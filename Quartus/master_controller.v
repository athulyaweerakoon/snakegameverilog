==> flow/design.v <==
module game_controller (
    input wire clk,                    
    output reg [6143:0] grid_flat      
);
    reg [1:0] grid[63:0][47:0];
    integer x, y;
    always @(posedge clk) begin
        for (x = 0; x < 64; x = x + 1) begin
            for (y = 0; y < 48; y = y + 1) begin
                if ((x + y) % 2 == 0) begin
                    grid[x][y] <= 2'b10;  
                end else begin
                    grid[x][y] <= 2'b11;  
                end
            end
        end
        for (x = 0; x < 64; x = x + 1) begin
            for (y = 0; y < 48; y = y + 1) begin
                grid_flat[(y * 64 + x) * 2 +: 2] <= grid[x][y];
            end
        end
    end
endmodule
module master_controller (
    input wire clk,                 
    output wire [7:0] vga_r,        
    output wire [7:0] vga_g,        
    output wire [7:0] vga_b,        
    output wire vga_hs,             
    output wire vga_vs,             
    output wire vga_clk,            
    output wire vga_sync_n,         
    output wire vga_blank_n         
);
    wire [6143:0] grid_flat;
    game_controller game_ctrl (
        .clk(clk),
        .grid_flat(grid_flat)
    );
    vga_interface vga_ctrl (
        .clk(clk),
        .grid_flat(grid_flat),
        .vga_r(vga_r),
        .vga_g(vga_g),
        .vga_b(vga_b),
        .vga_hs(vga_hs),
        .vga_vs(vga_vs),
        .vga_clk(vga_clk),
        .vga_sync_n(vga_sync_n),
        .vga_blank_n(vga_blank_n)
    );
endmodule
module vga_interface (
    input wire clk,                 
    input wire [6143:0] grid_flat,  
    output reg [7:0] vga_r,         
    output reg [7:0] vga_g,         
    output reg [7:0] vga_b,         
    output reg vga_hs,              
    output reg vga_vs,              
    output reg vga_clk,             
    output reg vga_sync_n,          
    output reg vga_blank_n          
);
    localparam H_DISPLAY = 640;   
    localparam H_FRONT   = 16;    
    localparam H_SYNC    = 96;    
    localparam H_BACK    = 48;    
    localparam H_TOTAL   = 800;   
    localparam V_DISPLAY = 480;   
    localparam V_FRONT   = 10;    
    localparam V_SYNC    = 2;     
    localparam V_BACK    = 33;    
    localparam V_TOTAL   = 525;   
    localparam GRID_WIDTH  = 64;
    localparam GRID_HEIGHT = 48;
    localparam SCALE_X     = 10;  
    localparam SCALE_Y     = 10;  
    reg [10:0] h_count = 0;
    reg [9:0] v_count = 0;
    wire h_active = (h_count < H_DISPLAY);
    wire v_active = (v_count < V_DISPLAY);
    wire active_video = h_active && v_active;
    always @(posedge clk) begin
        if (h_count == H_TOTAL - 1) begin
            h_count <= 0;
            if (v_count == V_TOTAL - 1) begin
                v_count <= 0;
            end else begin
                v_count <= v_count + 1;
            end
        end else begin
            h_count <= h_count + 1;
        end
    end
    always @(posedge clk) begin
        vga_hs <= (h_count >= H_DISPLAY + H_FRONT) && (h_count < H_DISPLAY + H_FRONT + H_SYNC) ? 0 : 1;
        vga_vs <= (v_count >= V_DISPLAY + V_FRONT) && (v_count < V_DISPLAY + V_FRONT + V_SYNC) ? 0 : 1;
    end
    always @(posedge clk) begin
        vga_clk <= ~vga_clk;  
        vga_sync_n <= 0;     
        vga_blank_n <= active_video;  
    end
    wire [5:0] grid_x = h_count / SCALE_X;  
    wire [5:0] grid_y = v_count / SCALE_Y;  
    wire [11:0] grid_index = grid_x + grid_y * GRID_WIDTH;
    wire [1:0] grid_value = (grid_x < GRID_WIDTH && grid_y < GRID_HEIGHT) ? grid_flat[grid_index * 2 +: 2] : 2'b00;
    reg [7:0] color_r, color_g, color_b;
    always @(*) begin
        case (grid_value)
            2'b00: {color_r, color_g, color_b} = {8'h00, 8'h00, 8'h00};  
            2'b01: {color_r, color_g, color_b} = {8'hFF, 8'h00, 8'h00};  
            2'b10: {color_r, color_g, color_b} = {8'h00, 8'hFF, 8'h00};  
            2'b11: {color_r, color_g, color_b} = {8'h00, 8'h00, 8'hFF};  
            default: {color_r, color_g, color_b} = {8'h00, 8'h00, 8'h00};  
        endcase
    end
    always @(posedge clk) begin
        if (active_video) begin
            vga_r <= color_r;
            vga_g <= color_g;
            vga_b <= color_b;
        end else begin
            vga_r <= 0;
            vga_g <= 0;
            vga_b <= 0;
        end
    end
endmodule
### Reports on master_controller

The steps from the RTL of master_controller to its reports follow in flow order.
Line numbers count from 1 in the design file above.
Library cell names are shortened.
A cell with n/a has no value.

* top module: master_controller
* clock port: clk
* cell library: sky130hd
* library corner: tt_025C_1v80

### Word-level counts

Source: Yosys, flattened and elaborated. Widths are those after wreduce; folded enables and synchronous resets count as part of the registers. Registers that Yosys merges into a memory's read port (data or address) are not register bits. Print and check cells do not count. Equal cells are merged and count once.

* output and inout port bits: 29
* bits in registers: 49
* input port bits: 1
* cells after elaboration: 38

* shifts and indexed selects: 1
* reduce/logical cells: 5
* div/mod/pow operators: 2
* equality and inequality tests: 5
* bitwise gates (word level): 1
* muxes and demuxes: 4
* add/sub/neg operators: 3
* $lt $le $gt $ge: 8

Operators by type and width (count)
* variable part select 6144 x 14 -> 2 bit (first input constant): 1
* divider 10 x 4 -> 32 bit (second input constant): 1
* divider 11 x 4 -> 32 bit (second input constant): 1
* case mux 24 bit (select 4 bit): 1
* less-than comparator 11 x 10 -> 1 bit (second input constant): 2
* less-than comparator 10 x 9 -> 1 bit (second input constant): 2
* adder 6 x 12 -> 12 bit: 1
* adder 11 x 1 -> 11 bit (second input constant): 1
* greater-or-equal comparator 11 x 10 -> 1 bit (second input constant): 1
* == test 11 x 10 -> 1 bit (second input constant): 1
* adder 10 x 1 -> 10 bit (second input constant): 1
* == test 10 bit (second input constant): 1
* greater-or-equal comparator 10 x 9 -> 1 bit (second input constant): 1
* less-than comparator 6 x 7 -> 1 bit (second input constant): 1
* less-than comparator 6 bit (second input constant): 1
* logical AND 1 bit: 4
* == test 2 bit (second input constant): 2
* == test 2 x 1 -> 1 bit (second input constant): 1
* logical NOT 2 bit: 1
* two-way mux 2 bit: 1
* two-way mux 1 bit: 2
* NOT 1 bit: 1

### Longest topological paths

Depth = most cells in a row (Yosys ltp): at word level without a register or memory, in the mapped netlist without a sequential cell, where the memories' decode and read muxes count.

* depth after elaboration: 6
* ABC_AREA: 0
* depth in mapped cells: 20
* mapped depth without buffers: 18

### Mapped cells and area

The flow's flattened synthesis, as Yosys stat reports it; memories are mapped. The netlist is that of the ABC_AREA named above (0 if unset); the other value can give another one.

Cells by type
* dfxtp_1: count 18, total area 360.346 um^2
* edfxtp_1: count 10, total area 300.288 um^2
* xnor2_1: count 23, total area 201.443 um^2
* buf_4: count 24, total area 180.173 um^2
* nand2_1: count 48, total area 180.173 um^2
* nor2_1: count 44, total area 165.158 um^2
* o21ai_0: count 32, total area 160.154 um^2
* a21oi_1: count 22, total area 110.106 um^2
* ha_1: count 8, total area 100.096 um^2
* clkbuf_1: count 26, total area 97.594 um^2
* nor3_1: count 15, total area 75.072 um^2
* o211ai_1: count 9, total area 67.565 um^2
* nand3_1: count 13, total area 65.062 um^2
* inv_1: count 17, total area 63.811 um^2
* and2_1: count 10, total area 62.56 um^2
* nand4_1: count 10, total area 62.56 um^2
* nor2b_1: count 10, total area 62.56 um^2
* a211oi_1: count 8, total area 60.058 um^2

Other cell types: 70; their cells: 165.

* buffer cells: 60
* synthesis area: 3759.9 um^2
* standard cells after synthesis: 512
* area of sequential cells: 660.6 um^2
* flip-flop cells: 28

The figures by module come from a second, unflattened synthesis with its own total; it is not the netlist above.

* cells (unflattened synthesis): 17376
* area total of the unflattened synthesis: 105678.9 um^2

Rows give one instance, submodules left out.

Modules
* vga_interface: sequential area 660.6 um^2, cells 11230, area 59547.1 um^2, times used 1
* game_controller: sequential area 0.0 um^2, cells 6146, area 46131.7 um^2, times used 1
* master_controller: sequential area 0.0 um^2, cells 0, area 0.0 um^2, times used 1

### Worst setup path after synthesis

OpenSTA on the mapped netlist: ideal clock, no wires. The path of least setup slack (recovery checks aside). Input and output delay are each 20% of the period. Register names are those of the netlist, which keeps one name where synthesis merged equal registers.

* kind: register to register
* start point: reg vga_ctrl.h_count[8]
* end point: reg vga_ctrl.vga_g[6]
* period: 4.91 ns
* buffers on the path: 2
* data required time: 4.838 ns
* time at the first pin: 0.000 ns
* arrival: 4.668 ns
* stages: 20
* library setup time: 0.072 ns
* setup slack: 0.171 ns
* delay of the path: 4.740 ns
* synthesis period reached: 4.739 ns

"delay of the path" = arrival - input delay + setup time.
"stages": output pins that drive a net of the path, with the launching flip-flop's if there is one; two outputs of one cell count as two.
"synthesis period reached" = period - worst setup slack (recovery checks aside). The figure is calculated, with input and output delays left at 20% of the set period.
Between the ends stands the longest chain of elaborated cells between them, by number of cells; it is not shown to be the way that was timed. Of several equally long chains one is given.
Each line given opens the expression or statement behind the cell; cells for indexed reads and writes are added by Yosys, which also makes memories of some case tables.

* cell sequence: dfxtp_1 buf_4 or2_1 ha_1 and2b_4 a21o_1 a211o_4 o2111ai_1 nand4_1 a221o_1 buf_6 or4_4 nand3_4 nor3_1 a221oi_2 o21bai_1 or4_1 a211oi_2 o311a_2 mux2i_1
* cells in the longest elaborated chain: 6
* elaborated cells on any way between the ends: 13
* source lines of those cells: 6
* those cells by class: add/sub (1); div (1); compare (2); eq/ne (3); shift (1); mux (2); reduce/logical (3)

RTL lines, path after synthesis
* start: declaration: line 79 `reg [10:0] h_count = 0;`
* start: assignment: line 86 `h_count <= 0;`
* start: assignment: line 93 `h_count <= h_count + 1;`
* divider 11 x 4 -> 32 bit: line 105 `wire [5:0] grid_x = h_count / SCALE_X;`
* adder 6 x 12 -> 12 bit: line 107 `wire [11:0] grid_index = grid_x + grid_y * GRID_WIDTH;`
* variable part select 6144 x 14 -> 2 bit: line 108 `wire [1:0] grid_value = (grid_x < GRID_WIDTH && grid_y < GRID_HEIGHT) ? grid_flat[grid_index * 2 +: 2] : 2'b00 ...`
* two-way mux 2 bit: line 108
* == test 2 bit: line 111 `case (grid_value)`
* case mux 24 bit (select 4 bit): line 111
* end: assignment: line 122 `vga_g <= color_g;`
* end: assignment: line 126 `vga_g <= 0;`
* end: declaration: line 57 `output reg [7:0] vga_g,`

### Path in the finished layout

Path of least setup slack in the final report of entry A (OpenROAD, finished layout, wires in). Where an end is a register, its clock arrival counts in the times.

* kind: register to register
* start point: reg vga_ctrl.h_count[9]
* end point: reg vga_ctrl.vga_g[6]
* library setup time: 0.06 ns
* data required time: 4.56 ns
* period: 4.34 ns
* arrival: 4.82 ns
* buffers on the path: 1
* stages: 19
* setup slack: -0.26 ns
* time at the first pin: 0.27 ns

Between the ends stands the longest chain of elaborated cells between them, by number of cells; it is not shown to be the way that was timed. Of several equally long chains one is given.

* cell sequence: dfxtp_2 or2_4 ha_4 and2b_4 a21o_1 a211o_4 o2111ai_4 nand4_1 a221o_2 buf_6 o31ai_4 o311ai_4 nor3_4 xnor2_2 o211a_1 or4_4 a211oi_2 o311a_4 mux2i_1
* cells in the longest elaborated chain: 6
* elaborated cells on any way between the ends: 13
* source lines of those cells: 6
* those cells by class: add/sub (1); div (1); compare (2); eq/ne (3); shift (1); mux (2); reduce/logical (3)

RTL lines, path post-layout
* start: declaration: line 79 `reg [10:0] h_count = 0;`
* start: assignment: line 86 `h_count <= 0;`
* start: assignment: line 93 `h_count <= h_count + 1;`
* divider 11 x 4 -> 32 bit: line 105 `wire [5:0] grid_x = h_count / SCALE_X;`
* adder 6 x 12 -> 12 bit: line 107 `wire [11:0] grid_index = grid_x + grid_y * GRID_WIDTH;`
* variable part select 6144 x 14 -> 2 bit: line 108 `wire [1:0] grid_value = (grid_x < GRID_WIDTH && grid_y < GRID_HEIGHT) ? grid_flat[grid_index * 2 +: 2] : 2'b00 ...`
* two-way mux 2 bit: line 108
* == test 2 bit: line 111 `case (grid_value)`
* case mux 24 bit (select 4 bit): line 111
* end: assignment: line 122 `vga_g <= color_g;`
* end: assignment: line 126 `vga_g <= 0;`
* end: declaration: line 57 `output reg [7:0] vga_g,`

Ticket comment

Settings and measured results of 2 stored flow runs for module master_controller (sky130hd), not sorted in any way. The constraints put input and output delay at 20% of the set period each and load the outputs with 0.01 pF.
"achieved clock period" means the clock period less the worst setup slack. The figure is calculated, with input and output delays left at 20% of the set period.
"time used up by the worst setup path" = time allowed to the worst setup path (clock period - input delay - output delay, where it has them) - its slack; a late launch clock adds to it, a late capture clock takes from it.
"overall power": no workload was simulated; the value follows from the tool's default switching activity.

### Entry A

==> flow/run.sh <==
#!/bin/bash
# the make line also repeats the synthesis and layout settings of config.mk as NAME=value (left out here)
make -C /OpenROAD-flow-scripts/flow DESIGN_CONFIG=/design/flow/config.mk WORK_HOME=/design/flow/orfs CLKGATE_MAP_FILE= finish
==> flow/config.mk <==
export PLATFORM = sky130hd
export DESIGN_NAME = master_controller
export DESIGN_NICKNAME = master_controller
export VERILOG_FILES = /design/flow/design.v
export SDC_FILE = /design/flow/constraint.sdc
export NUM_CORES = 4
export LEC_CHECK = 0
export CAP_MARGIN = 20
export CORE_MARGIN = 2
export CORE_UTILIZATION = 40
export SLEW_MARGIN = 20
==> flow/constraint.sdc <==
create_clock -name core_clock -period 4.34 [get_ports {clk}]
set_input_delay 0.8680 -clock core_clock [delete_from_list [all_inputs] [get_ports {clk}]]
set_output_delay 0.8680 -clock core_clock [all_outputs]
set_load 0.01 [all_outputs]

Results of entry A:
- Setup slack of the critical path: -0.262 ns
- Overall power: 0.000489 W
- Achieved clock period: 4.602 ns
- Post-route utilization: 0.51
- Total die area: 10190.9 um^2
- Worst hold slack after layout: 0.391 ns
- Post-route setup TNS: -0.521 ns
- Cell area after synthesis: 3759.9 um^2
- Time used up by the worst setup path: 4.60 ns
- Critical path type: register to register
- Standard-cell area after layout: 4687.0 um^2

### Entry B

==> flow/run.sh <==
#!/bin/bash
# the make line also repeats the synthesis and layout settings of config.mk as NAME=value (left out here)
make -C /OpenROAD-flow-scripts/flow DESIGN_CONFIG=/design/flow/config.mk WORK_HOME=/design/flow/orfs CLKGATE_MAP_FILE= finish
==> flow/config.mk <==
export PLATFORM = sky130hd
export DESIGN_NAME = master_controller
export DESIGN_NICKNAME = master_controller
export VERILOG_FILES = /design/flow/design.v
export SDC_FILE = /design/flow/constraint.sdc
export NUM_CORES = 4
export LEC_CHECK = 0
export CAP_MARGIN = 20
export CELL_PAD_IN_SITES_DETAIL_PLACEMENT = 2
export CORE_ASPECT_RATIO = 1.35
export CORE_MARGIN = 10
export CORE_UTILIZATION = 21
export GPL_TIMING_DRIVEN = 0
export MIN_ROUTING_LAYER = met1
export PLACE_DENSITY_LB_ADDON = 0.03
export SLEW_MARGIN = 5
==> flow/constraint.sdc <==
create_clock -name core_clock -period 4.24 [get_ports {clk}]
set_input_delay 0.8480 -clock core_clock [delete_from_list [all_inputs] [get_ports {clk}]]
set_output_delay 0.8480 -clock core_clock [all_outputs]
set_load 0.01 [all_outputs]

Results of entry B:
- Setup slack of the critical path: -0.772 ns
- Overall power: 0.0005818 W
- Achieved clock period: 5.012 ns
- Post-route utilization: 0.277
- Total die area: 23715.8 um^2
- Worst hold slack after layout: 0.376 ns
- Post-route setup TNS: -1.540 ns
- Cell area after synthesis: 3759.9 um^2
- Time used up by the worst setup path: 5.01 ns
- Critical path type: register to register
- Standard-cell area after layout: 4854.7 um^2
